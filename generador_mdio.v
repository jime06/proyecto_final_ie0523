==> flow/design.v <==
module generador_mdio (
    input clk,reset, mdio_start, mdio_in,
    input [31:0] t_data,
    output mdc, mdio_out, mdio_oe,
    output reg [15:0] rd_data,
    output reg data_rdy
);
localparam INICIO = 3'b001;
localparam LECTURA = 3'b010;
localparam ESCRITURA = 3'b100;
reg [1:0] clk_count;
reg [4:0] bit_count, next_bit_count;
reg [2:0] state, next_state;
reg mdio_out, mdio_oe;
wire write;  
reg mdc_anterior;
wire posedge_mdc;  
wire trans_finalizada;
reg [15:0] next_dato_rec;
always @ (posedge clk) begin  
    if (reset) begin
        clk_count <= 2'b00;
        state <= INICIO;
        mdc_anterior <= 0;
        bit_count <= 5'h00;
        rd_data <= 16'h0000;
    end
    else begin
        clk_count <= clk_count + 1;
        state <= next_state;
        mdc_anterior <= mdc;
        bit_count <= next_bit_count;
        rd_data <= next_dato_rec;
    end
end
always @ (*) begin
    next_state = state;
    next_bit_count = bit_count;
    mdio_out = t_data[bit_count];
    next_dato_rec = rd_data;
    mdio_oe = 0;
    case (state)
    INICIO: begin
        if (mdio_start & posedge_mdc) begin
            next_bit_count = bit_count + 1;
            mdio_oe = 1;
        end
        if (mdio_start & write & posedge_mdc)
            next_state = ESCRITURA;
        else if (mdio_start & !write & posedge_mdc)
            next_state = LECTURA;
    end
    ESCRITURA: begin
        mdio_oe = 1;
        if(trans_finalizada)
            next_state = INICIO;
        if (posedge_mdc)
            next_bit_count = bit_count + 1;
    end
    LECTURA: begin
        mdio_oe = (bit_count < 16);
        if(trans_finalizada)
            next_state = INICIO;
            data_rdy = 1;
        if (posedge_mdc)
            next_bit_count = bit_count + 1;
        if(mdio_oe)
              rd_data = 32'b0110010101010101;
    end
    endcase
end
assign mdc = clk_count[1];  
assign write = ~t_data[29] & t_data[28];  
assign posedge_mdc = mdc & ~mdc_anterior;
assign trans_finalizada = (bit_count == 5'h1F);
endmodule
# --- Reports on generador_mdio ---
# Tool output for the design above, in the order of the flow.
# Lines are those of the file above, counted from 1.
setup:
  design: "generador_mdio"
  clk_port: "clk"
  library: "sky130hd"
  lib_corner: "tt_025C_1v80"

# --- Word level ---
# Yosys after proc, flatten, opt, wreduce and memory -nomap, before mapping. Memory bits, and registers merged into a memory's read port (data or address), are not among the register bits. Print and check cells are not counted. Equal cells are merged and count once.
bits:
  register_bits: 11
  elab_cells: 39
  in_bits: 36
op_classes:
  equal: 8
  add_sub_neg: 2
  mux: 9
  reduce_and_logical: 5
  n_cmp: 1
  shift: 1
  bitwise: 9
ops:
  columns: ["cell", "count"]
  rows:
  - ["32-bit by 5-bit indexed select with 1-bit output", 1]
  - ["5-bit case mux with 2-bit select", 1]
  - ["5-bit two-way mux", 2]
  - ["3-bit two-way mux", 3]
  - ["1-bit bitwise AND", 7]
  - ["3-bit AND reduction", 2]
  - ["3-bit case mux with 2-bit select", 1]
  - ["5-bit by 1-bit adder with 5-bit output with constant B", 1]
  - ["5-bit < comparator with constant B", 1]
  - ["5-bit == test with constant B", 1]
  - ["2-bit by 1-bit != test with 1-bit output with constant B", 2]
  - ["3-bit by 1-bit == test with 1-bit output with constant B", 1]
  - ["3-bit by 2-bit == test with 1-bit output with constant B", 1]
  - ["3-bit == test with constant B", 1]
  - ["3-bit != test with constant B", 1]
  - ["1-bit case mux with 3-bit select", 1]
  - ["1-bit NOT", 2]
  - ["2-bit by 1-bit adder with 2-bit output with constant B", 1]
  - ["2-bit != test with constant B", 1]
  - ["2-bit nonzero test", 1]
  - ["2-bit OR reduction", 1]
  - ["1-bit logical NOT", 1]
  - ["1-bit two-way mux", 1]

# --- Depth ---
# Longest topological path by Yosys (ltp), each cell counted once; first at word level (registers and memories cut), then after technology mapping (sequential cells cut; the memories' decode and read muxes count).
logic_depth:
  word_depth: 8
  ABC_AREA: 0
  depth_mapped: 5
  mapped_depth_nobuf: 5

# --- Mapped cells and area ---
# Source: synth_stat.txt of the flow (Yosys; design flattened, memories mapped). It holds for the ABC_AREA given above (unset counts as 0); a run with the other value may have another netlist.
# The area totals of this step are shown rounded.
by_type:
  columns: ["cell", "count", "type_area_um2"]
  rows:
  - ["sky130_fd_sc_hd__dfxtp_1", 11, 220.211]
  - ["sky130_fd_sc_hd__buf_4", 17, 127.622]
  - ["sky130_fd_sc_hd__mux4_1", 4, 105.101]
  - ["sky130_fd_sc_hd__mux2i_1", 5, 50.048]
  - ["sky130_fd_sc_hd__xnor2_1", 4, 35.034]
  - ["sky130_fd_sc_hd__nor2_1", 9, 33.782]
  - ["sky130_fd_sc_hd__nand3b_1", 4, 30.029]
  - ["sky130_fd_sc_hd__ha_1", 2, 25.024]
  - ["sky130_fd_sc_hd__a211oi_1", 3, 22.522]
  - ["sky130_fd_sc_hd__mux2_2", 2, 22.522]
  - ["sky130_fd_sc_hd__mux4_2", 1, 22.522]
  - ["sky130_fd_sc_hd__and3_1", 3, 18.768]
  - ["sky130_fd_sc_hd__nand2b_1", 3, 18.768]
  - ["sky130_fd_sc_hd__nor2b_1", 3, 18.768]
  - ["sky130_fd_sc_hd__a211o_1", 2, 17.517]
  - ["sky130_fd_sc_hd__a21oi_1", 3, 15.014]
  - ["sky130_fd_sc_hd__nand2_1", 4, 15.014]
  - ["sky130_fd_sc_hd__o21ai_0", 3, 15.014]
# Other cell types: 13; their cells: 18.
synth_totals:
  mapped_cells: 101
  sequential_area_um2: 220
  ff_cells: 11
  area_um2: 920

# --- Timing after synthesis ---
# Path of least setup slack by OpenSTA after synthesis, without wires, with an ideal clock, recovery checks aside; 20% of the period is set as input and as output delay. Where synthesis merged equal registers, the netlist keeps one of their names.
synth_timing:
  kind: "input to output"
  startpoint: "input port t_data[29]"
  endpoint: "output port mdio_out"
  n_path_buf: 0
  arrival_time_ns: 1.819
  period_ns: 4.11
  path_slack_ns: 1.469
  stages: 4
  input_delay_ns: 0.822
  delay_ns: 0.997
  t_first_pin_ns: 0.822
  required_ns: 3.288
  out_delay_ns: 0.822
  synth_period_reached_ns: 2.641
# "delay_ns" is the arrival time less input delay plus setup time.
# At an output port there is no setup time.
# "stages" counts driving pins, that of a launching flip-flop among them; a cell with two outputs on the path counts twice.
# "synth_period_reached_ns" is the clock period less the worst setup slack; recovery checks do not enter. This is arithmetic on one report: input and output delays are still those of the set period (20% each).
# Between the ends stands the longest chain of elaborated cells between them, by number of cells; it is not shown to be the way that was timed. Of several equally long chains one is given.
# A line is the first line of the expression or statement that the cell stems from. Yosys adds cells for indexed reads and writes and turns some case tables into memories.
synth_via:
  cell_sequence: "sky130_fd_sc_hd__mux4_1 > sky130_fd_sc_hd__and3_1 > sky130_fd_sc_hd__a311oi_1 > sky130_fd_sc_hd__a32oi_1"
  elab_chain_len: 1
  cone_cells: 1
  cone_classes: "shift (1)"
synth_rtl:
  columns: ["element", "line_no", "rtl"]
  rows:
  - ["from (decl)", 3, "input [31:0] t_data,"]
  - ["32-bit by 5-bit indexed select with 1-bit output", 39, "mdio_out = t_data[bit_count];"]
  - ["to (decl)", 4, "output mdc, mdio_out, mdio_oe,"]

# --- Path in the finished layout ---
# From the final timing report of entry A: the path of least setup slack in the routed layout; clock arrival at registers is part of the times.
layout_timing:
  kind: "input to output"
  startpoint: "input port t_data[29]"
  endpoint: "output port mdio_out"
  n_path_buf: 2
  period_ns: 2.85
  path_slack_ns: 0.01
  required_ns: 2.28
  t_first_pin_ns: 0.57
  out_delay_ns: 0.57
  stages: 6
  input_delay_ns: 0.57
  arrival_time_ns: 2.27
# Between the ends stands the longest chain of elaborated cells between them, by number of cells; it is not shown to be the way that was timed. Of several equally long chains one is given.
layout_via:
  cell_sequence: "sky130_fd_sc_hd__clkdlybuf4s50_1 > sky130_fd_sc_hd__mux4_1 > sky130_fd_sc_hd__and3_1 > sky130_fd_sc_hd__a311oi_2 > sky130_fd_sc_hd__a32oi_1 > sky130_fd_sc_hd__clkbuf_2"
  elab_chain_len: 1
  cone_cells: 1
  cone_classes: "shift (1)"
layout_rtl:
  columns: ["element", "line_no", "rtl"]
  rows:
  - ["from (decl)", 3, "input [31:0] t_data,"]
  - ["32-bit by 5-bit indexed select with 1-bit output", 39, "mdio_out = t_data[bit_count];"]
  - ["to (decl)", 4, "output mdc, mdio_out, mdio_oe,"]

Ticket comment

Measured results for generador_mdio: 2 stored runs of the Yosys and OpenROAD flow on sky130hd. The settings differ; the order carries no meaning. The constraints put input and output delay at 20% of the set period each and load the outputs with 0.01 pF.
"period_less_ws_ns": clock period set for the run, less the worst setup slack. It is reckoned from that one timing run; input and output delays stay at 20% of the period that was set.
"total_power_mw" rests on the timing tool's default activity at the inputs, not on a simulated workload.
The measured numbers are rounded.

--- entry A ---
==> flow/run.sh <==
#!/bin/bash
# the make line also repeats the synthesis and layout settings of config.mk as NAME=value (left out here)
make -C /OpenROAD-flow-scripts/flow DESIGN_CONFIG=/design/flow/config.mk WORK_HOME=/design/flow/orfs CLKGATE_MAP_FILE= finish
==> flow/config.mk <==
export PLATFORM = sky130hd
export DESIGN_NAME = generador_mdio
export DESIGN_NICKNAME = generador_mdio
export VERILOG_FILES = /design/flow/design.v
export SDC_FILE = /design/flow/constraint.sdc
export NUM_CORES = 4
export LEC_CHECK = 0
export CAP_MARGIN = 5
export CORE_ASPECT_RATIO = 0.88
export CORE_MARGIN = 3
export CORE_UTILIZATION = 61
export CTS_CLUSTER_DIAMETER = 325
export CTS_CLUSTER_SIZE = 59
export GPL_TIMING_DRIVEN = 1
export MAX_ROUTING_LAYER = met4
export MIN_ROUTING_LAYER = met1
export PLACE_DENSITY_LB_ADDON = 0.03
export SETUP_SLACK_MARGIN = -0.08
export SLEW_MARGIN = 5
export TNS_END_PERCENT = 90
==> flow/constraint.sdc <==
create_clock -name core_clock -period 2.85 [get_ports {clk}]
set_input_delay 0.5700 -clock core_clock [delete_from_list [all_inputs] [get_ports {clk}]]
set_output_delay 0.5700 -clock core_clock [all_outputs]
set_load 0.01 [all_outputs]

==> results, as YAML <==
results:
  worst_hold_slack_ns: 0.45
  design_die_area_um2: 2000
  synth_chip_area_um2: 920
  worstSetupSlack_ns: 0.009
  finalUtil_pct: 96
  total_power_mw: 0.41
  period_less_ws_ns: 2.841
  timing.setup.tns_ns: 0.000

--- entry B ---
==> flow/run.sh <==
#!/bin/bash
# the make line also repeats the synthesis and layout settings of config.mk as NAME=value (left out here)
make -C /OpenROAD-flow-scripts/flow DESIGN_CONFIG=/design/flow/config.mk WORK_HOME=/design/flow/orfs CLKGATE_MAP_FILE= finish
==> flow/config.mk <==
export PLATFORM = sky130hd
export DESIGN_NAME = generador_mdio
export DESIGN_NICKNAME = generador_mdio
export VERILOG_FILES = /design/flow/design.v
export SDC_FILE = /design/flow/constraint.sdc
export NUM_CORES = 4
export LEC_CHECK = 0
export CAP_MARGIN = 20
export CORE_MARGIN = 2
export CORE_UTILIZATION = 40
export SETUP_SLACK_MARGIN = 0.47
export SLEW_MARGIN = 20
==> flow/constraint.sdc <==
create_clock -name core_clock -period 2.31 [get_ports {clk}]
set_input_delay 0.4620 -clock core_clock [delete_from_list [all_inputs] [get_ports {clk}]]
set_output_delay 0.4620 -clock core_clock [all_outputs]
set_load 0.01 [all_outputs]

==> results, as YAML <==
results:
  worst_hold_slack_ns: 0.44
  design_die_area_um2: 2700
  synth_chip_area_um2: 920
  worstSetupSlack_ns: 0.028
  finalUtil_pct: 62
  total_power_mw: 0.50
  period_less_ws_ns: 2.282
  timing.setup.tns_ns: 0.000
